==> flow/design.v <==
module sync_fifo_fwft_with_clear #(
  parameter int unsigned DATA_WIDTH = 8,
  parameter int unsigned DEPTH = 16,
  parameter bit EXTRA_OUTPUT_REGISTER = 1'b0
) (
  input  logic                  clk,
  input  logic                  rst_n,
  input  logic                  i_clr,
  input  logic                  i_wr_en,
  input  logic [DATA_WIDTH-1:0] i_wr_data,
  output logic                  o_full,
  input  logic                  i_rd_en,
  output logic [DATA_WIDTH-1:0] o_rd_data,
  output logic                  o_empty
);
  localparam int ADDR_WIDTH = $clog2(DEPTH);
  localparam int PTR_WIDTH = ADDR_WIDTH + 1;
  localparam int COUNT_WIDTH = $clog2(DEPTH+1);  
  logic [DATA_WIDTH-1:0] mem [DEPTH];
  logic [ADDR_WIDTH-1:0] wr_addr, rd_addr;
  logic [COUNT_WIDTH-1:0] count;
  logic [DATA_WIDTH-1:0] mem_rd_data;
  logic mem_rd_en;
  logic [DATA_WIDTH-1:0] bypass_data;
  logic use_bypass;
  logic internal_empty, internal_full;
  logic will_write, will_read;
  assign internal_full  = (count == DEPTH[COUNT_WIDTH-1:0]);
  assign internal_empty = (count == '0);
  assign o_empty = internal_empty;
  assign o_full  = internal_full;
  assign will_write = i_wr_en && !internal_full;
  assign will_read  = i_rd_en && !internal_empty;
  always_ff @(posedge clk) begin
    if (!rst_n) begin
      count <= '0;
    end else if (i_clr) begin
      count <= '0;
    end else begin
      case ({will_write, will_read})
        2'b10: count <= count + 1'b1;   
        2'b01: count <= count - 1'b1;   
        default: count <= count;
      endcase
    end
  end
  always_ff @(posedge clk) begin
    if (!rst_n) begin
      wr_addr <= '0;
    end else if (i_clr) begin
      wr_addr <= '0;
    end else if (will_write) begin
      wr_addr <= wr_addr + 1'b1;
    end
  end
  always_ff @(posedge clk) begin
    if (will_write && !i_clr) begin
      mem[wr_addr] <= i_wr_data;
    end
  end
  always_ff @(posedge clk) begin
    if (!rst_n) begin
      rd_addr <= '0;
    end else if (i_clr) begin
      rd_addr <= '0;
    end else if (will_read) begin
      rd_addr <= rd_addr + 1'b1;
    end
  end
  logic [ADDR_WIDTH-1:0] next_rd_addr;
  assign next_rd_addr = rd_addr + 1'b1;
  assign mem_rd_en = will_read && !(i_wr_en && (internal_empty || count == 'd1));
  always_ff @(posedge clk) begin
    if (mem_rd_en) begin
      mem_rd_data <= mem[next_rd_addr];
    end
  end
  always_ff @(posedge clk) begin
    if (!rst_n) begin
      use_bypass <= 1'b0;
    end else begin
      if (i_wr_en && internal_empty) begin
        use_bypass <= 1'b1;
        bypass_data <= i_wr_data;
      end 
      else if (i_wr_en && i_rd_en && count == 'd1) begin
        use_bypass <= 1'b1;
        bypass_data <= i_wr_data;
      end
      else if (will_read) begin
        use_bypass <= 1'b0;
      end
    end
  end
  generate
    if (EXTRA_OUTPUT_REGISTER) begin : extra_output_reg
      logic [DATA_WIDTH-1:0] output_register;
      logic [DATA_WIDTH-1:0] bypass_data_stage2;
      logic use_bypass_stage2;
      always_ff @(posedge clk) begin
        output_register <= mem_rd_data;
        bypass_data_stage2 <= bypass_data;
      end
      always_ff @(posedge clk) begin
        if (!rst_n) begin
          use_bypass_stage2 <= 1'b0; 
        end else begin
          use_bypass_stage2 <= use_bypass;
        end
      end
      assign o_rd_data = use_bypass_stage2 ? bypass_data_stage2 : output_register;
    end else begin
      assign o_rd_data = use_bypass ? bypass_data : mem_rd_data;
    end
  endgenerate
endmodule : sync_fifo_fwft_with_clear
Tool chain data of sync_fifo_fwft_with_clear
The steps from the RTL of sync_fifo_fwft_with_clear to its reports follow in flow order.
Lines are those of the file above, counted from 1.
Cell names lack the library's common part.
The mark - stands for no value.
- top: sync_fifo_fwft_with_clear
- clock input: clk
- standard-cell library: sky130hd
- timing corner: tt_025C_1v80

Elaborated design
Counts by Yosys on the flattened word-level netlist (proc, flatten, opt, wreduce; memories kept). Print and check cells are left out. Cells with the same type and inputs are merged into one.
Memory sizes are those after Yosys's memory passes, which may raise the word count (mostly to a power of two), join words into wider ones and drop unused or constant bits.
- noted div/mod/pow operators: 0
- order comparisons at 0
- noted equal/unequal tests: 4
- multiplexer cells at 10
- reduce/logical cells at 19
- bitwise gates (word level) at 1
- shifts and indexed selects at 0
- $mul at 0
- noted $add $sub $neg: 4
- operators by type and width (cell ; number):
    8-bit 2-to-1 mux ; 4
    5-bit case mux with 2-bit select ; 1
    1-bit logical AND ; 8
    4-bit by 1-bit adder with 4-bit output with constant B ; 2
    5-bit by 1-bit adder with 5-bit output with constant B ; 1
    5-bit by 1-bit subtractor with 5-bit output with constant B ; 1
    5-bit by 1-bit equality test with 1-bit output with constant B ; 1
    5-bit equality test with constant B ; 1
    5-bit zero test ; 1
    1-bit zero test ; 4
    2-bit nonzero test ; 2
    4-bit 2-to-1 mux ; 1
    1-bit 2-to-1 mux ; 4
    3-bit nonzero test ; 1
    2-bit by 1-bit equality test with 1-bit output with constant B ; 1
    2-bit equality test with constant B ; 1
    2-bit AND reduction ; 1
    2-bit OR reduction ; 1
    1-bit logical OR ; 1
    1-bit inverter ; 1
- noted bits of input ports: 13
- latch bits at 0
- memories kept: 1
- word-level cells: 44
- clocked read ports x word width at 8
- output and inout port bits: 10
- register bits at 22
- RAM bits at 128
- bits in read-only memories: 0
- memories (memory ; words ; bits a word ; rd ports ; wr ports ; RTL line ; text):
    mem ; 16 ; 8 ; 1 ; 1 ; 19 ; logic [DATA_WIDTH-1:0] mem [DEPTH];

Longest topological paths
Depth = most cells in a row (Yosys ltp): at word level without a register or memory, in the mapped netlist without a sequential cell, where the memories' decode and read muxes count.
- depth after elaboration at 6
- ABC_AREA at 0
- noted depth in mapped cells: 11
- gate-level depth less buffers at 10

Mapped cells and area
Source: synth_stat.txt of the flow (Yosys; design flattened, memories mapped). It holds for the ABC_AREA given above (unset counts as 0); a run with the other value may have another netlist.
- cells by type (cell ; number ; area in all (sq um)):
    edfxtp_1 ; 144 ; 4.32E+03
    mux4_2 ; 29 ; 653.126
    dfxtp_1 ; 14 ; 280.269
    ha_1 ; 10 ; 125.12
    nor2_1 ; 28 ; 105.101
    mux2_2 ; 8 ; 90.086
    mux2i_1 ; 9 ; 90.086
    mux4_1 ; 3 ; 78.826
    a21oi_1 ; 15 ; 75.072
    xor2_1 ; 8 ; 70.067
    a211oi_1 ; 7 ; 52.55
    nor2b_1 ; 8 ; 50.048
    nand2_1 ; 9 ; 33.782
    inv_1 ; 8 ; 30.029
    xnor2_1 ; 3 ; 26.275
    a211oi_2 ; 2 ; 25.024
    nand3_1 ; 5 ; 25.024
    buf_4 ; 3 ; 22.522
Not listed: further types 18, cells in them 29.
- standard cells after synthesis at 342
- sequential area at 4604.4 sq um
- noted buffer cells: 14
- mapped area at 6387.4 sq um
- noted flip-flop cells: 158

Path before layout
Path of least setup slack by OpenSTA after synthesis, without wires, with an ideal clock, recovery checks aside; 20% of the period is set as input and as output delay. Where synthesis merged equal registers, the netlist keeps one of their names.
- kind: input-to-reg
- from: in i_wr_en
- to: reg count[3]
- required time: 4.902 ns
- arrival time: 2.358 ns
- clock period: 5.03 ns
- buffers on the path at 1
- delay of the path: 1.480 ns
- setup time at 0.128 ns
- slack: 2.544 ns
- external input delay: 1.006 ns
- stages at 8
- noted time at the first pin: 1.006 ns
- noted period reached after synthesis: 2.486 ns
"delay of the path" = arrival - input delay + setup time.
"stages" counts driving pins, that of a launching flip-flop among them; a cell with two outputs on the path counts twice.
"period reached after synthesis" is the clock period less the worst setup slack; recovery checks do not enter. This is arithmetic on one report: input and output delays are still those of the set period (20% each).
The rows between start and end are the longest chain of elaborated cells between them; the timing report does not say that the signal goes this way. Where chains are equally long, one stands for them.
Each line given opens the expression or statement behind the cell; cells for indexed reads and writes are added by Yosys, which also makes memories of some case tables.
A register here has more assigning lines than the two given.
- cell sequence: and2_1 clkbuf_1 inv_1 ha_1 or4b_1 a21oi_1 xnor2_1 nor2_1
- length of the longest elaborated chain at 3
- elaborated cells on any way between the ends: 5
- RTL lines with such cells at 2
- those cells by class: eq/ne (2); mux (1); reduce/logical (2)
- ends and longest elaborated chain, after synthesis (what ; RTL line ; text):
    start, declared ; 9 ; input  logic                  i_wr_en,
    1-bit logical AND ; 32 ; assign will_write = i_wr_en && !internal_full;
    2-bit by 1-bit equality test with 1-bit output ; 40 ; case ({will_write, will_read})
    5-bit case mux with 2-bit select ; 40 ;
    end, assigned ; 41 ; 2'b10: count <= count + 1'b1;
    end, assigned ; 42 ; 2'b01: count <= count - 1'b1;
    end, declared ; 21 ; logic [COUNT_WIDTH-1:0] count;

Path in the finished layout
Path of least setup slack in the final report of flow run A (OpenROAD, finished layout, wires in). Where an end is a register, its clock arrival counts in the times.
- kind: reg-to-reg
- from: reg count[1]
- to: reg count[2]
- buffers on the path at 1
- stages at 11
- clock period: 2.07 ns
- required time: 2.42 ns
- noted time at the first pin: 0.42 ns
- slack: -0.04 ns
- setup time at 0.07 ns
- arrival time: 2.45 ns
The rows between start and end are the longest chain of elaborated cells between them; the timing report does not say that the signal goes this way. Where chains are equally long, one stands for them.
A register here has more assigning lines than the two given.
- cell sequence: dfxtp_2 inv_2 ha_4 or4b_4 nand2_4 inv_4 ha_4 buf_6 mux2i_2 or3_1 a21oi_1
- length of the longest elaborated chain at 5
- elaborated cells on any way between the ends: 12
- RTL lines with such cells at 7
- those cells by class: add/sub (2); eq/ne (3); mux (1); reduce/logical (6)
- ends and longest elaborated chain, after layout (what ; RTL line ; text):
    start, declared ; 21 ; logic [COUNT_WIDTH-1:0] count;
    start, assigned ; 41 ; 2'b10: count <= count + 1'b1;
    start, assigned ; 42 ; 2'b01: count <= count - 1'b1;
    5-bit zero test ; 29 ; assign internal_empty = (count == '0);
    1-bit zero test ; 33 ; assign will_read  = i_rd_en && !internal_empty;
    1-bit logical AND ; 33 ;
    2-bit by 1-bit equality test with 1-bit output ; 40 ; case ({will_write, will_read})
    5-bit case mux with 2-bit select ; 40 ;
    end, assigned ; 41 ;
    end, assigned ; 42 ;
    end, declared ; 21 ;
Nets of the timed path that keep an RTL name, with a line that drives or declares them; the list need not be complete.
- named nets, after layout (net ; RTL line):
    will_read ; 33

Appendix: measured runs

Stored flow runs of sync_fifo_fwft_with_clear (2 of them; Yosys, OpenROAD, sky130hd). They differ in their settings and are not a sequence. Constraints: input delay and output delay 20% of the set period each, output load 0.01 pF.
"clock period achieved" = clock period - worst setup slack. The figure is calculated, with input and output delays left at 20% of the set period.
By "allowed time less slack (worst setup path)" is meant the share of the clock period that the worst setup path is allowed (20% is reserved at inputs, 20% at outputs), minus its slack. Clock arrival times at its registers enter into it.
"power" rests on the timing tool's default activity at the inputs, not on a simulated workload.

Flow run A
Settings were period_ns = 2.07; CAP_MARGIN = 20; CORE_MARGIN = 2; CORE_UTILIZATION = 40; SLEW_MARGIN = 20
- total die area at 16995.0 sq um
- noted the allowed time less slack (worst setup path): 2.11 ns
- worst setup path type: reg-to-reg
- post-synthesis cell area: 6387.4 sq um
- noted the utilization after routing: 51.5%
- standard-cell area after routing at 8117.8 sq um
- worst setup slack after layout: -0.038 ns
- power: 0.007817 W
- noted the clock period achieved: 2.108 ns
- total negative slack at -0.050 ns
- worst hold slack in the final report at 0.475 ns

Flow run B
Settings were period_ns = 1.53; CORE_UTILIZATION = 20; SETUP_SLACK_MARGIN = 0.27; PLACE_DENSITY_LB_ADDON = 0.24; TNS_END_PERCENT = 90; GPL_TIMING_DRIVEN = 1; CTS_CLUSTER_DIAMETER = 285; CAP_MARGIN = 10; SLEW_MARGIN = 10; MIN_ROUTING_LAYER = met1; MAX_ROUTING_LAYER = met4; CORE_MARGIN = 2
- total die area at 33382.9 sq um
- noted the allowed time less slack (worst setup path): 2.00 ns
- worst setup path type: reg-to-reg
- post-synthesis cell area: 6387.4 sq um
- noted the utilization after routing: 30.0%
- standard-cell area after routing at 9434.0 sq um
- worst setup slack after layout: -0.467 ns
- power: 0.009569 W
- noted the clock period achieved: 1.997 ns
- total negative slack at -32.512 ns
- worst hold slack in the final report at 0.518 ns
