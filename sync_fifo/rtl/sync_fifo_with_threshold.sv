==> flow/design.v <==
module sync_fifo_with_threshold #(
  parameter int unsigned DATA_WIDTH = 8,        
  parameter int unsigned DEPTH = 16,            
  parameter bit EXTRA_OUTPUT_REGISTER = 1'b0    
) (
  input  logic                  clk,
  input  logic                  rst_n,
  input  logic                  i_clr,
  input  logic                  i_wr_en,
  input  logic [DATA_WIDTH-1:0] i_wr_data,
  output logic                  o_full,
  output logic                  o_overflow,
  input  logic                  i_rd_en,
  output logic [DATA_WIDTH-1:0] o_rd_data,
  output logic                  o_empty,
  output logic                  o_underflow,
  input  logic [$clog2(DEPTH):0] i_thr_high,
  input  logic [$clog2(DEPTH):0] i_thr_low,
  output logic                   o_high,  
  output logic                   o_low    
);
  localparam int ADDR_WIDTH = $clog2(DEPTH);
  localparam int PTR_WIDTH = ADDR_WIDTH + 1;   
  logic [DATA_WIDTH-1:0] mem [DEPTH];
  logic [PTR_WIDTH-1:0] wr_ptr, rd_ptr;
  logic [PTR_WIDTH-1:0] sample_count;
  logic [DATA_WIDTH-1:0] output_register;
  logic [DATA_WIDTH-1:0] rd_data;
  assign o_full  = (wr_ptr[PTR_WIDTH-1] != rd_ptr[PTR_WIDTH-1]) && 
                 (wr_ptr[ADDR_WIDTH-1:0] == rd_ptr[ADDR_WIDTH-1:0]);
  assign o_empty = (wr_ptr == rd_ptr);
  assign sample_count = wr_ptr - rd_ptr;
  assign o_high = (sample_count >= i_thr_high);
  assign o_low  = (sample_count <= i_thr_low);
  assign o_overflow = o_full & i_wr_en;
  assign o_underflow = o_empty & i_rd_en;
  always_ff @(posedge clk) begin
    if (!rst_n) begin
      wr_ptr <= '0;
    end else begin
      if (i_clr) begin
        wr_ptr <= '0;
      end else if (i_wr_en && !o_full) begin
        wr_ptr <= wr_ptr + 1'b1;
      end
    end
  end
  always_ff @(posedge clk) begin
    if (!rst_n) begin
      rd_ptr <= '0;
    end else begin
      if (i_clr) begin
        rd_ptr <= '0;
      end else if (i_rd_en && !o_empty) begin
        rd_ptr <= rd_ptr + 1'b1;
      end
    end
  end
  always_ff @(posedge clk) begin
    if (i_wr_en && !o_full && !i_clr) begin
      mem[wr_ptr[ADDR_WIDTH-1:0]] <= i_wr_data;
    end
  end
  always_ff @(posedge clk) begin
    if (i_rd_en && !o_empty) begin
      rd_data <= mem[rd_ptr[ADDR_WIDTH-1:0]];
    end
  end
  generate
    if (EXTRA_OUTPUT_REGISTER) begin : ram_output_register
      always_ff @(posedge clk) begin
        output_register <= rd_data;
      end
      assign o_rd_data = output_register;
    end else begin
      assign o_rd_data = rd_data;
    end
  endgenerate
endmodule : sync_fifo_with_threshold
### Reports on sync_fifo_with_threshold

Tool output for the design above, in the order of the flow.
Lines are those of the file above, counted from 1.
Library cell names are shortened.
A cell with - has no value.

* design top: sync_fifo_with_threshold
* clock: clk
* standard-cell library: sky130hd
* corner: tt_025C_1v80

### Elaborated design

Yosys after proc, flatten, opt, wreduce and memory -nomap, before mapping. Enables and synchronous resets that opt folds into registers are not counted as muxes. Memory bits, and registers merged into a memory's read port (data or address), are not among the register bits. Print and check cells are not counted. Equal cells are merged and count once.
Memory sizes are those after Yosys's memory passes, which may raise the word count (mostly to a power of two), join words into wider ones and drop unused or constant bits.

* flip-flop bits (word level): 10
* bits in writable memories: 128
* word width x clocked read ports: 8
* memory cells: 1
* input port bits: 23
* output and inout port bits: 14
* cells after elaboration: 25

* add/subtract/negate cells: 3
* order comparisons: 2
* eq/ne operators: 3
* multiplexer cells: 3
* bitwise gates (word level): 3
* reduce/logical cells: 8

Memory list
* mem: words 16, width 8, read ports 1, wr ports 1, RTL line 24 `logic [DATA_WIDTH-1:0] mem [DEPTH];`

Operator list (count)
* adder 5 x 1 -> 5 bit with constant B: 2
* two-way mux 8 bit: 1
* subtractor 5 bit: 1
* >= comparator 5 bit: 1
* <= comparator 5 bit: 1
* equality test 5 bit: 1
* logical AND 1 bit: 4
* equality test 4 bit: 1
* two-way mux 4 bit: 1
* zero test 1 bit: 3
* bitwise AND 1 bit: 2
* OR reduction 2 bit: 1
* inequality test 1 bit: 1
* inverter 1 bit: 1
* two-way mux 1 bit: 1

### Logic depth

Yosys ltp: most cells in a row. Word level: on the elaborated netlist, between registers, memories and ports. Mapped: between sequential cells and ports; inverters and the memories' decode and read muxes count.

* word-level depth: 6
* ABC_AREA: 0
* depth in mapped cells: 12
* mapped depth without buffers: 11

### After synthesis

Source: synth_stat.txt of the flow (Yosys; design flattened, memories mapped). It holds for the ABC_AREA given above (unset counts as 0); a run with the other value may have another netlist.

* standard cells after synthesis: 357
* cell area after synthesis: 6124.6 um^2
* flip-flops: 146
* buffers: 14

Cells by type
* edfxtp_1: count 136, area in all 4.08E+03 um^2
* mux4_2: count 18, area in all 405.389 um^2
* ha_1: count 19, area in all 237.728 um^2
* dfxtp_1: count 10, area in all 200.192 um^2
* mux2i_1: count 17, area in all 170.163 um^2
* mux4_1: count 6, area in all 157.651 um^2
* nor2_1: count 27, area in all 101.347 um^2
* a21oi_1: count 16, area in all 80.077 um^2
* a221oi_1: count 8, area in all 70.067 um^2
* inv_1: count 17, area in all 63.811 um^2
* a22oi_1: count 8, area in all 60.058 um^2
* xnor2_1: count 6, area in all 52.55 um^2
* buf_6: count 4, area in all 45.043 um^2
* xor2_1: count 5, area in all 43.792 um^2
* o21ai_1: count 8, area in all 40.038 um^2
* nand2_1: count 9, area in all 33.782 um^2
* nor3_1: count 6, area in all 30.029 um^2
* nand2b_1: count 4, area in all 25.024 um^2

Not listed: further types 20, cells in them 33.

### Timing after synthesis

OpenSTA on the mapped netlist: ideal clock, no wires. The path of least setup slack (recovery checks aside). Input and output delay are each 20% of the period. Register names are those of the netlist, which keeps one name where synthesis merged equal registers.

* kind: flip-flop to output port
* start: reg rd_ptr[1]
* end: out o_low
* period: 3620 ps
* data arrival time: 2390 ps
* data required time: 2896 ps
* setup slack: 506 ps
* path delay: 2390 ps
* stages on the path: 13
* buffers on the path: 2
* synthesis period reached: 3114 ps

"path delay" = arrival - input delay + setup time.
A path that ends at an output port has no setup time.
"stages on the path": output pins that drive a net of the path, with the launching flip-flop's if there is one; two outputs of one cell count as two.
"synthesis period reached" is the clock period less the worst setup slack; recovery checks do not enter. This is arithmetic on one report: input and output delays are still those of the set period (20% each).
The rows between start and end are the longest chain of elaborated cells between them; the timing report does not say that the signal goes this way. Where chains are equally long, one stands for them.
Each line given opens the expression or statement behind the cell; cells for indexed reads and writes are added by Yosys, which also makes memories of some case tables.
At most two assigning lines are given for a register; there are more.

* path through: dfxtp_1 > buf_4 > clkbuf_1 > inv_1 > ha_1 > a21o_1 > a21oi_1 > xnor2_1 > ha_1 > inv_1 > a21oi_1 > o21a_1 > o22ai_1
* cells in the longest elaborated chain: 2

RTL lines, path post-synthesis
* start, declared: RTL line 25 `logic [PTR_WIDTH-1:0] wr_ptr, rd_ptr;`
* start, assigned: RTL line 50 `rd_ptr <= '0;`
* start, assigned: RTL line 55 `rd_ptr <= rd_ptr + 1'b1;`
* subtractor 5 bit: RTL line 32 `assign sample_count = wr_ptr - rd_ptr;`
* <= comparator 5 bit: RTL line 34 `assign o_low  = (sample_count <= i_thr_low);`
* end, declared: RTL line 20 `output logic                   o_low`

### Path in the finished layout

From the final timing report of run 1: the path of least setup slack in the routed layout; clock arrival at registers is part of the times.
The path's times are printed in steps of 10 ps; the period is the one set.

* kind: flip-flop to output port
* start: reg wr_ptr[0]
* end: out o_low
* period: 3040 ps
* data arrival time: 2530 ps
* data required time: 2430 ps
* setup slack: -100 ps
* stages on the path: 12
* buffers on the path: 1

The rows between start and end are the longest chain of elaborated cells between them; the timing report does not say that the signal goes this way. Where chains are equally long, one stands for them.
At most two assigning lines are given for a register; there are more.

* path through: dfxtp_2 > inv_2 > ha_4 > inv_2 > fa_2 > ha_4 > nor2b_4 > o21ai_2 > a21oi_2 > o21a_1 > o22ai_2 > buf_2
* cells in the longest elaborated chain: 2

RTL lines, path post-layout
* start, declared: RTL line 25 `logic [PTR_WIDTH-1:0] wr_ptr, rd_ptr;`
* start, assigned: RTL line 39 `wr_ptr <= '0;`
* start, assigned: RTL line 44 `wr_ptr <= wr_ptr + 1'b1;`
* subtractor 5 bit: RTL line 32 `assign sample_count = wr_ptr - rd_ptr;`
* <= comparator 5 bit: RTL line 34 `assign o_low  = (sample_count <= i_thr_low);`
* end, declared: RTL line 20 `output logic                   o_low`

Lab notebook: sync_fifo_with_threshold

Top module sync_fifo_with_threshold; platform sky130hd; tools Yosys and OpenROAD; 2 stored runs in no particular order. Input and output delays are each 20% of the period that was set; the output load is 0.01 pF.
"clock period achieved" = clock period - worst setup slack. The figure is calculated, with input and output delays left at 20% of the set period.
"time of the worst setup path" means the part of the period allowed to the worst setup path (the constraints hold back 20% at inputs and 20% at outputs) less its slack; where the path has registers, the arrival times of their clocks count too.
By "total power of the final layout" is meant OpenSTA's value without simulated activity: inputs other than the clock are taken to toggle once in ten clock periods, and the tool carries that through the logic.
"time of the worst setup path" is given in steps of 10 ps.

### Run 1

Settings: `period_ns=3.04`, `CORE_UTILIZATION=31`, `SETUP_SLACK_MARGIN=0.32`, `PLACE_DENSITY_LB_ADDON=0.09`, `CORE_ASPECT_RATIO=1.88`, `CORE_MARGIN=10`, `CELL_PAD_IN_SITES_DETAIL_PLACEMENT=1`, `GPL_ROUTABILITY_DRIVEN=0`, `CTS_CLUSTER_SIZE=16`, `CTS_CLUSTER_DIAMETER=68`, `SLEW_MARGIN=30`, `MIN_ROUTING_LAYER=met2`, `CAP_MARGIN=20`

- Time of the worst setup path: 2530 ps
- Class of the worst setup path: flip-flop to output port
- Post-route utilization: 39.6%
- Summed negative setup slack: -96 ps
- Worst setup slack after layout: -96 ps
- Worst-case hold slack: 618 ps
- Clock period achieved: 3136 ps
- Total power of the final layout: 4509 µW
- Total die area: 26062.0 um^2
- Standard-cell area of the final layout: 7708.6 um^2
- Area of the synthesized netlist: 6124.6 um^2

### Run 2

Settings: `period_ns=4.51`, `CAP_MARGIN=20`, `CORE_MARGIN=2`, `CORE_UTILIZATION=40`, `SLEW_MARGIN=20`

- Time of the worst setup path: 3220 ps
- Class of the worst setup path: flip-flop to output port
- Post-route utilization: 47.7%
- Summed negative setup slack: 0 ps
- Worst setup slack after layout: 389 ps
- Worst-case hold slack: 584 ps
- Clock period achieved: 4121 ps
- Total power of the final layout: 2828 µW
- Total die area: 16317.5 um^2
- Standard-cell area of the final layout: 7193.1 um^2
- Area of the synthesized netlist: 6124.6 um^2
